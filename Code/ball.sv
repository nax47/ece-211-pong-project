==> flow/design.v <==
`timescale 1ns / 1ps
module ball(
    input logic reset,
    input logic tophit_l,
    input logic midhit_l,
    input logic bothit_l,
    input logic tophit_r,
    input logic midhit_r,
    input logic bothit_r,
    input logic clk,
    input logic frame,
    input logic [9:0] vga_x,
    input logic [9:0] vga_y,
    output logic [11:0] rgb,
    input logic visible,
    input logic srv_l,
    input logic srv_r,
    output logic miss_l,
    output logic miss_r,
    output logic [9:0] ball_x,
    output logic [9:0] ball_y
    );
   parameter WIDTH = 10;  
   parameter HEIGHT = 10;
   parameter XLOC = 400;  
   parameter YLOC = 300;
   parameter COLOR = 12'hff0;  
   parameter UP_LIMIT = 0;
   parameter DOWN_LIMIT = 600;
   parameter LEFT_LIMIT = 0;
   parameter RIGHT_LIMIT = 800;  
   logic [9:0] Y_LOC_new = YLOC;    
   logic [9:0] X_LOC_new = XLOC;
   logic [9:0] X_vel = 0;
   logic [9:0] Y_vel = 0;
   logic [2:0] speed_counter = 1;
   logic y_direction_counter = 0;
   always_ff @(posedge clk)
   begin
   if(frame)
   begin
   y_direction_counter <= y_direction_counter + 1;
   if(speed_counter == 5)
   speed_counter <= 1;
   else
   speed_counter <= speed_counter + 1;
   end
   end
    always_ff @(posedge clk)
    begin
        if (reset) 
            begin 
            Y_LOC_new <= YLOC; 
            X_LOC_new <= XLOC;
            X_vel <= 0;
            Y_vel <= 0;
            miss_l <= 0;
            miss_r <= 0;
            end
        else if(frame)
            begin
            miss_l <= 0;
            miss_r <= 0;  
            if(srv_l)
                begin
                X_vel <= -2;
                if(y_direction_counter == 1)
                    Y_vel <= speed_counter;
                else
                    Y_vel <= -speed_counter;
                X_LOC_new <= X_LOC_new + X_vel;  
                Y_LOC_new <= Y_LOC_new + Y_vel;
                end
            else if(srv_r)
                begin
                X_vel <= 2;
                if(y_direction_counter == 1)
                    Y_vel <= speed_counter;
                else
                    Y_vel <= -speed_counter;
                X_LOC_new <= X_LOC_new + X_vel;  
                Y_LOC_new <= Y_LOC_new + Y_vel;
                end
            else
                begin
                if(X_LOC_new <= (LEFT_LIMIT+30)) 
                    begin
                    miss_l <= 1'b1;
                    Y_LOC_new <= YLOC; 
                    X_LOC_new <= XLOC;
                    X_vel <= 0;
                    Y_vel <= 0;
                    end
                else if(X_LOC_new >= (RIGHT_LIMIT-30)) 
                    begin
                    miss_r <= 1'b1;
                    Y_LOC_new <= YLOC; 
                    X_LOC_new <= XLOC;
                    X_vel <= 0;
                    Y_vel <= 0;
                    end
                else if(Y_LOC_new <= UP_LIMIT || Y_LOC_new >= (DOWN_LIMIT-HEIGHT))
                    begin
                    Y_vel <= -Y_vel;
                    X_LOC_new <= X_LOC_new + X_vel;  
                    Y_LOC_new <= Y_LOC_new - Y_vel; 
                    end   
                else if(tophit_l || tophit_r)
                    begin
                    X_vel <= -X_vel;
                    X_LOC_new <= X_LOC_new - (X_vel*2);  
                    if(Y_vel>1)
                        Y_vel <= Y_vel-1;
                    else if(Y_vel<1)
                        Y_vel <= Y_vel+1;
                    end
                else if(midhit_l || midhit_r)
                    begin
                    X_vel <= -X_vel;
                    X_LOC_new <= X_LOC_new - (X_vel*2);
                    end   
                else if(bothit_l || bothit_r)
                    begin
                    X_vel <= -X_vel;
                    X_LOC_new <= X_LOC_new - (X_vel*2);
                    if(Y_vel>0 && Y_vel<5)
                        Y_vel <= Y_vel+1;
                    else if(Y_vel<0 && Y_vel>-5)
                        Y_vel <= Y_vel-1;
                    end  
                else
                    begin
                    X_LOC_new <= X_LOC_new + X_vel;  
                    Y_LOC_new <= Y_LOC_new + Y_vel;
                    end    
                end
            end
     end
    always_comb
    begin
    ball_x = X_LOC_new;
    ball_y = Y_LOC_new;
    if(vga_x >= (X_LOC_new) && vga_x < (X_LOC_new + WIDTH) && vga_y >= (Y_LOC_new) && vga_y < (Y_LOC_new + HEIGHT) && visible)
       rgb = COLOR;
    else 
       rgb = 12'h000;
    end
endmodule
# From RTL to reports: ball
# The steps from the RTL of ball to its reports follow in flow order.
# Line numbers count from 1 in the design file above.
# Operators: Yosys type, input widths -> output width; for muxes data width and select width s.
# Library cell names are shortened.
# Not given: -
[setup] design="ball" clock="clk" cell_library="sky130hd" corner="tt_025C_1v80"

# Word level
# Yosys after proc, flatten, opt, wreduce and memory -nomap, before mapping. Memory bits, and registers merged into a memory's read port (data or address), are not among the register bits. Print and check cells are not counted. Equal cells are merged and count once.
[word_totals] regBits=46 in_bits=32 out_inout_bits=34
[classes] n_addsub=13 n_cmp=14 n_eq=7 mux=45 reduce_and_logical=16
[ops] cell="$mux 10" count=37
[ops] cell="$gt 10x32->1 const B" count=1
[ops] cell="$lt 10x11->1" count=2
[ops] cell="$add 10x4->11 const B" count=2
[ops] cell="$gt 10x1->1 const B" count=2
[ops] cell="$lt 10x1->1 const B" count=2
[ops] cell="$add 10x10->10" count=2
[ops] cell="$sub 10x10->10" count=2
[ops] cell="$ge 10x10->1" count=2
[ops] cell="$ge 10x10->1 const B" count=2
[ops] cell="$neg 10->10" count=2
[ops] cell="$ne 6x6->1 const B" count=3
[ops] cell="$reduce_bool 7->1" count=2
[ops] cell="$mux 12" count=1
[ops] cell="$add 10x1->10 const B" count=1
[ops] cell="$sub 10x1->10 const B" count=1
[ops] cell="$le 10x1->1 const B" count=1
[ops] cell="$lt 10x3->1 const B" count=1
[ops] cell="$le 10x5->1 const B" count=1
[ops] cell="$neg 3->10" count=1
[ops] cell="$ne 8x6->1 const B" count=1
[ops] cell="$reduce_bool 8->1" count=1
[ops] cell="$ne 7x7->1 const B" count=1
[ops] cell="$mux 1" count=7
[ops] cell="$logic_and 1x1->1" count=6
[ops] cell="$ne 5x5->1 const B" count=1
[ops] cell="$reduce_and 5->1" count=1
[ops] cell="$logic_or 1x1->1" count=4
# Other operator kinds: 5; their cells: 5.

# Depth
# Yosys ltp: most cells in a row. Word level: on the elaborated netlist, between registers, memories and ports. Mapped: between sequential cells and ports; inverters and the memories' decode and read muxes count.
[depth] word_depth=12 abc_area=0 mapped_depth=12

# After synthesis
# The flow's flattened synthesis, as Yosys stat reports it; memories are mapped. The netlist is that of the ABC_AREA named above (0 if unset); the other value can give another one.
# The area totals of this step are shown rounded.
[by_type] cell="ha_1" count=83 type_area_um2=1.04E+03
[by_type] cell="dfxtp_1" count=41 type_area_um2=820.787
[by_type] cell="nor2_1" count=59 type_area_um2=221.462
[by_type] cell="a21oi_1" count=42 type_area_um2=210.202
[by_type] cell="inv_1" count=53 type_area_um2=198.941
[by_type] cell="xnor2_1" count=21 type_area_um2=183.926
[by_type] cell="o21ai_0" count=36 type_area_um2=180.173
[by_type] cell="nor3_1" count=29 type_area_um2=145.139
[by_type] cell="nand2_1" count=37 type_area_um2=138.883
[by_type] cell="a211oi_1" count=18 type_area_um2=135.13
[by_type] cell="edfxtp_1" count=4 type_area_um2=120.115
[by_type] cell="a21o_1" count=15 type_area_um2=112.608
[by_type] cell="xor2_1" count=12 type_area_um2=105.101
[by_type] cell="buf_4" count=12 type_area_um2=90.086
[by_type] cell="a221oi_1" count=8 type_area_um2=70.067
[by_type] cell="o32ai_1" count=8 type_area_um2=70.067
[by_type] cell="a31oi_1" count=11 type_area_um2=68.816
[by_type] cell="clkbuf_1" count=18 type_area_um2=67.565
# Other cell types: 61; their cells: 184.
[synth_totals] cell_count=691 synth_area_um2=5440 seq_area_um2=940.9 ff_cells=45

# Path before layout
# Path of least setup slack by OpenSTA after synthesis, without wires, with an ideal clock, recovery checks aside; 20% of the period is set as input and as output delay. Where synthesis merged equal registers, the netlist keeps one of their names.
[synth_timing] path_type="register to output" start="reg Y_LOC_new[1]" end="out rgb[10]" tclk_ns=4.71 arrival_ns=3.334 slack_ns=0.434 path_delay_ns=3.334 stages=12 synth_period_reached_ns=4.276
# "path_delay_ns" is the arrival time less input delay plus setup time.
# At an output port there is no setup time.
# "stages" counts driving pins, that of a launching flip-flop among them; a cell with two outputs on the path counts twice.
# "synth_period_reached_ns" = period - worst setup slack (recovery checks aside). The figure is calculated, with input and output delays left at 20% of the set period.
# The rows between start and end are the longest chain of elaborated cells between them; the timing report does not say that the signal goes this way. Where chains are equally long, one stands for them.
# Each line given opens the expression or statement behind the cell; cells for indexed reads and writes are added by Yosys, which also makes memories of some case tables.
# A register here has more assigning lines than the two given.
[synth_between] path_cell_list="dfxtp_1 > a21oi_1 > nor3_1 > xnor2_1 > ha_1 > a211o_1 > o221ai_1 > a21oi_1 > o41ai_1 > nand2_1 > nor4_1 > buf_4" elab_chain_len=5 cells_between=7 cone_lines=1
[synth_rtl] element="start: declaration" line=32 text="logic [9:0] Y_LOC_new = YLOC;"
[synth_rtl] element="start: assignment" line=72 text="Y_LOC_new <= Y_LOC_new + Y_vel;"
[synth_rtl] element="start: assignment" line=82 text="Y_LOC_new <= Y_LOC_new + Y_vel;"
[synth_rtl] element="$add 10x4->11" line=143 text="if(vga_x >= (X_LOC_new) && vga_x < (X_LOC_new + WIDTH) && vga_y >= (Y_LOC_new) && vga_y < (Y_LOC_new + HEIGHT) ..."
[synth_rtl] element="$lt 10x11->1" line=143
[synth_rtl] element="$logic_and 1x1->1 x2" line=143
[synth_rtl] element="$mux 12" line=143
[synth_rtl] element="end: declaration" line=14 text="output logic [11:0] rgb,"
# Nets of the timed path that keep an RTL name, with a line that drives or declares them; the list need not be complete.
[synth_named_nets] signal="rgb[4]" line=143

# Timing after layout
# From the final timing report of flow run 1: the path of least setup slack in the routed layout; clock arrival at registers is part of the times.
[layout_timing] path_type="input to output" start="in vga_y[6]" end="out rgb[11]" tclk_ns=6.19 in_delay_ns=1.24 arrival_ns=3.97 slack_ns=0.99 stages=10
# The rows between start and end are the longest chain of elaborated cells between them; the timing report does not say that the signal goes this way. Where chains are equally long, one stands for them.
[layout_between] path_cell_list="clkdlybuf4s50_1 > ha_1 > a211o_1 > o221ai_1 > a21oi_1 > o41ai_1 > nand2_1 > nor4_1 > buf_4 > clkdlybuf4s50_1" elab_chain_len=5 cells_between=6 cone_lines=1
[layout_rtl] element="start: declaration" line=13 text="input logic [9:0] vga_y,"
[layout_rtl] element="$ge 10x10->1" line=143 text="if(vga_x >= (X_LOC_new) && vga_x < (X_LOC_new + WIDTH) && vga_y >= (Y_LOC_new) && vga_y < (Y_LOC_new + HEIGHT) ..."
[layout_rtl] element="$logic_and 1x1->1 x3" line=143
[layout_rtl] element="$mux 12" line=143
[layout_rtl] element="end: declaration" line=14 text="output logic [11:0] rgb,"

# ball through Yosys and OpenROAD on sky130hd: 2 stored runs, unordered, with their settings and measured results. The constraints put input and output delay at 20% of the set period each and load the outputs with 0.01 pF.
# "clock_period_reached_ns": clock period set for the run, less the worst setup slack. It is reckoned from that one timing run; input and output delays stay at 20% of the period that was set.
# "worst_setup_path_time_ns" is the time allowed to the run's worst setup path (the clock period less input and output delay, where it has them) less its slack. Clock arrival times count: a late capture clock shortens it, a late launch clock lengthens it.
# "totalPower_mw": no workload was simulated; the value follows from the tool's default switching activity.
# The measured numbers are rounded.
run="flow run 1" settings period_ns=6.19 CORE_UTILIZATION=52 SETUP_SLACK_MARGIN=-0.11 PLACE_DENSITY_LB_ADDON=0.26 CELL_PAD_IN_SITES_GLOBAL_PLACEMENT=0 ABC_AREA=0 GPL_TIMING_DRIVEN=1 GPL_ROUTABILITY_DRIVEN=0 CTS_CLUSTER_SIZE=64 CTS_CLUSTER_DIAMETER=370 CAP_MARGIN=10 SLEW_MARGIN=15 CORE_MARGIN=2
run="flow run 1" results worst_setup_path_time_ns=2.73 worstPathKind="input to output" final_util_pct=60.1 worstSetupSlack_ns=0.986 ys_area_um2=5440 setupTns_ns=0.000 holdWs_ns=0.508 finalCellArea_um2=6150 clock_period_reached_ns=5.204 dieArea_um2=11300 totalPower_mw=1.373
run="flow run 2" settings period_ns=5.24 CORE_UTILIZATION=50 SETUP_SLACK_MARGIN=0.2 PLACE_DENSITY_LB_ADDON=0.01 CORE_MARGIN=3 TNS_END_PERCENT=35 ABC_AREA=0 GPL_ROUTABILITY_DRIVEN=1 MIN_ROUTING_LAYER="met2" CAP_MARGIN=20 SLEW_MARGIN=20
run="flow run 2" results worst_setup_path_time_ns=2.73 worstPathKind="input to output" final_util_pct=59.0 worstSetupSlack_ns=0.418 ys_area_um2=5440 setupTns_ns=0.000 holdWs_ns=0.507 finalCellArea_um2=6175 clock_period_reached_ns=4.822 dieArea_um2=12170 totalPower_mw=1.670
