==> flow/design.v <==
`timescale 1ns / 1ps
module mvrectgen(
    input logic clk,
    input logic reset,
    input logic en,
    input logic [9:0] x,
    input logic [9:0] y,
    input logic up,
    input logic down,
    output logic [11:0] rgb,
    input logic [9:0] ball_x,
    input logic [9:0] ball_y,
    output logic tophit,
    output logic midhit,
    output logic bothit
    );
   parameter WIDTH = 10;  
   parameter HEIGHT = 75;
   parameter OFFSET = 0;
   parameter XLOC = 0;  
   parameter YLOC = (600-HEIGHT)/2;
   parameter COLOR = 12'hfff;  
   parameter UP_LIMIT = 0;
   parameter DOWN_LIMIT = 600;
   logic [9:0] Y_LOC_new = YLOC;
       always_ff @(posedge clk)
       begin
       if (reset) begin Y_LOC_new <= YLOC; end
       else if(en && up && ~down) 
        begin 
            if(Y_LOC_new <= UP_LIMIT)
                Y_LOC_new <= Y_LOC_new;
            else
                Y_LOC_new <= Y_LOC_new - 2;
        end
       else if(en && down && ~up) 
         begin 
             if(Y_LOC_new >= (DOWN_LIMIT-HEIGHT))
                 Y_LOC_new <= Y_LOC_new;
             else
                 Y_LOC_new <= Y_LOC_new + 2;
         end
        end
        always_comb
        begin
            tophit <= 1'b0;
            midhit <= 1'b0;
            bothit <= 1'b0;
                if(((ball_x+OFFSET) >= XLOC) && ((ball_x+OFFSET) <= XLOC + WIDTH))
                begin
                    if(ball_y >= (Y_LOC_new) && ball_y < (Y_LOC_new + (HEIGHT/3)))
                        tophit <= 1'b1;
                    else if(ball_y >= (Y_LOC_new + (HEIGHT/3)) && ball_y < (Y_LOC_new + (2*HEIGHT/3)))
                        midhit <= 1'b1;
                    else if(ball_y >= (Y_LOC_new + (2*HEIGHT/3)) && ball_y < (Y_LOC_new + (HEIGHT)))
                        bothit <= 1'b1;
                end
        end
     always_comb
     begin
     if(x >= (XLOC) && x < (XLOC + WIDTH) && y >= (Y_LOC_new) && y < (Y_LOC_new + HEIGHT))
        rgb = COLOR;
     else 
        rgb = 12'h000;
     end
endmodule
`timescale 1ns / 1ps
module paddle(
    input logic reset,
    input logic up_I,
    input logic down_I,
    input logic [9:0] vga_x,
    input logic [9:0] vga_y,
    output logic [11:0] rgb,
    input logic frame,
    input logic clk,
    output logic tophit,
    output logic midhit,
    output logic bothit,
    input logic [9:0] ball_x,
    input logic [9:0] ball_y
    );
    parameter XLOC = 0;
    parameter COLOR = 12'hfff;
    parameter OFFSET = 0;
    mvrectgen #(.OFFSET(OFFSET), .XLOC(XLOC), .YLOC(), .WIDTH(), .HEIGHT(), .COLOR(COLOR), .UP_LIMIT(136), .DOWN_LIMIT(512)) paddle(.x(vga_x), .y(vga_y), .rgb(rgb), .clk(clk), .up(up_I), .down(down_I), .reset(reset), .en(frame), .ball_x(ball_x), .ball_y(ball_y), .tophit(tophit), .midhit(midhit), .bothit(bothit));
endmodule
# From RTL to reports: paddle
# What the tools print for paddle, step after step.
# Line numbers count from 1 in the design file above.
# Operators: Yosys type, input widths -> output width; for muxes data width and select width s.
# Cell names lack the library's common part.
# A cell with -- has no value.
[setup]
design = "paddle"
clock = "clk"
cell_library = "sky130hd"
lib_corner = "tt_025C_1v80"

# Elaborated design
# Source: Yosys, flattened and elaborated, memories not mapped. Widths are those after wreduce. Registers that Yosys merges into a memory's read port (data or address) are not register bits. Print and check cells do not count. Equal cells are merged and count once.
[op_classes]
logic = 2
n_div = 0
n_cmp = 14
addsub = 5
eq_ne = 2
reduce_and_logical = 13
mul = 0
muxes = 14
n_shift = 0
[ops]
columns = ["op", "count"]
rows = [
  ["$lt 10x32->1", 4],
  ["$ge 10x32->1", 2],
  ["$mux 10", 4],
  ["$ge 10x1->1 const B", 2],
  ["$ge 10x10->1", 2],
  ["$mux 12", 1],
  ["$logic_and 1x1->1", 11],
  ["$add 10x5->11 const B", 1],
  ["$add 10x6->11 const B", 1],
  ["$add 10x7->11 const B", 1],
  ["$add 10x2->10 const B", 1],
  ["$sub 10x2->10 const B", 1],
  ["$le 10x4->1 const B", 1],
  ["$lt 10x4->1 const B", 1],
  ["$le 10x8->1 const B", 1],
  ["$ge 10x9->1 const B", 1],
  ["$mux 1", 9],
  ["$reduce_and 3->1", 1],
  ["$not 1->1", 2],
  ["$ne 2x1->1 const B", 1],
  ["$ne 2x2->1 const B", 1],
  ["$reduce_bool 2->1", 1],
]
[bits]
in_bits = 45
n_memories = 0
clocked_rd_ports_x_width = 0
ff_bits = 10
ramBits = 0
mem_bits_ro = 0
latchBits = 0

# Longest topological paths
# Depth = most cells in a row (Yosys ltp): at word level without a register or memory, in the mapped netlist without a sequential cell, where the memories' decode and read muxes count.
[depth]
depth_word = 7
ABC_AREA = 0
ltp_mapped = 13

# After synthesis
# Yosys stat after the flow's synthesis: flattened, memories mapped to cells. It holds for the ABC_AREA given above (unset counts as 0); a run with the other value may have another netlist.
# Totals and module areas in this step are rounded.
[mapped]
ff_cells = 9
mapped_area_um2 = 2379
cells = 303
[types]
columns = ["cell_type", "count", "type_area_um2"]
rows = [
  ["ha_1", 63, 788.256],
  ["dfxtp_1", 9, 180.173],
  ["xnor2_1", 19, 166.41],
  ["a21oi_1", 21, 105.101],
  ["o21ai_0", 21, 105.101],
  ["nor2_1", 24, 90.086],
  ["buf_4", 11, 82.579],
  ["nor3_1", 14, 70.067],
  ["inv_1", 17, 63.811],
  ["o211ai_1", 6, 45.043],
  ["nand2_1", 11, 41.29],
  ["nand3_1", 7, 35.034],
  ["nor2b_1", 5, 31.28],
  ["buf_2", 6, 30.029],
  ["o21a_1", 4, 30.029],
  ["a211o_1", 3, 26.275],
  ["o2111ai_1", 3, 26.275],
  ["xor2_1", 3, 26.275],
]
# Not listed: further types 39, cells in them 56.
# By module: a second synthesis without flattening, with its own total; a netlist apart from the flattened one above.
[hier_totals]
hier_cells = 299
hier_area_um2 = 2470
# Rows give one instance, submodules left out.
[by_module]
columns = ["mod", "area_um2", "cells", "instances", "mod_seq_area_um2"]
rows = [
  ["mvrectgen", 2470, 299, 1, 180.2],
  ["paddle", 0.0, 0, 1, 0.0],
]

# Timing after synthesis
# OpenSTA on the mapped netlist: ideal clock, no wires. The path of least setup slack (recovery checks aside). Input and output delay are each 20% of the period. Register names are those of the netlist, which keeps one name where synthesis merged equal registers.
[synth_timing]
path_type = "reg-to-output"
startpoint = "register paddle.Y_LOC_new[3]"
endpoint = "output rgb[10]"
path_stages = 14
launch_ps = 0
path_buffers = 1
slack_ps = 287
arrival_ps = 3241
tclk_ps = 4410
out_delay_ps = 882
path_delay_ps = 3241
required_ps = 3528
synth_period_reached_ps = 4123
# "path_delay_ps" is the arrival time less input delay plus setup time.
# A path that ends at an output port has no setup time.
# "path_stages" counts driving pins, that of a launching flip-flop among them; a cell with two outputs on the path counts twice.
# "synth_period_reached_ps" = period - worst setup slack (recovery checks aside). The figure is calculated, with input and output delays left at 20% of the set period.
# Between the ends stands the longest chain of elaborated cells between them, by number of cells; it is not shown to be the way that was timed. Of several equally long chains one is given.
# Each line given opens the expression or statement behind the cell; cells for indexed reads and writes are added by Yosys, which also makes memories of some case tables.
# At most two assigning lines are given for a register; there are more.
[synth_via]
path_cell_list = "dfxtp_1 > inv_1 > ha_1 > a21oi_1 > nor2_1 > nor2_1 > nor3_1 > xnor2_1 > ha_1 > a211o_1 > a41oi_1 > a21oi_1 > a211oi_1 > buf_4"
elab_chain_cells = 4
[synth_lines]
columns = ["item", "line", "source"]
rows = [
  ["start, declared", 25, "logic [9:0] Y_LOC_new = YLOC;"],
  ["start, assigned", 32, "Y_LOC_new <= Y_LOC_new;"],
  ["start, assigned", 34, "Y_LOC_new <= Y_LOC_new - 2;"],
  ["$add 10x7->11", 61, "if(x >= (XLOC) && x < (XLOC + WIDTH) && y >= (Y_LOC_new) && y < (Y_LOC_new + HEIGHT))"],
  ["$lt 10x32->1", 61, ""],
  ["$logic_and 1x1->1", 61, ""],
  ["$mux 12", 61, ""],
  ["end, declared", 74, "output logic [11:0] rgb,"],
]
# Nets of the timed path that keep an RTL name, with a line that drives or declares them; the list need not be complete.
[synth_named_nets]
columns = ["net", "line"]
rows = [
  ["rgb[0]", 61],
]

# Stored flow runs of paddle (2 of them; Yosys, OpenROAD, sky130hd). They differ in their settings and are not a sequence. Constraints: input delay and output delay 20% of the set period each, output load 0.01 pF.

[[run]]
name = "flow run A"
[run.settings]
period_ns = 6.61
CORE_UTILIZATION = 49
SETUP_SLACK_MARGIN = 1.18
PLACE_DENSITY_LB_ADDON = 0.23
CORE_ASPECT_RATIO = 1.25
CELL_PAD_IN_SITES_DETAIL_PLACEMENT = 2
CTS_CLUSTER_DIAMETER = 243
MAX_ROUTING_LAYER = "met5"
CAP_MARGIN = 20
CORE_MARGIN = 2
SLEW_MARGIN = 20
[run.results]
outcome = "no results, placement failed with DPL-0033"

[[run]]
name = "flow run B"
[run.settings]
period_ns = 3.37
CORE_UTILIZATION = 63
SETUP_SLACK_MARGIN = 0.24
PLACE_DENSITY_LB_ADDON = 0.03
GPL_TIMING_DRIVEN = 1
CTS_CLUSTER_SIZE = 92
MIN_ROUTING_LAYER = "met1"
CAP_MARGIN = 20
CORE_MARGIN = 2
SLEW_MARGIN = 20
[run.results]
outcome = "no results, clock tree synthesis failed with DPL-0038"
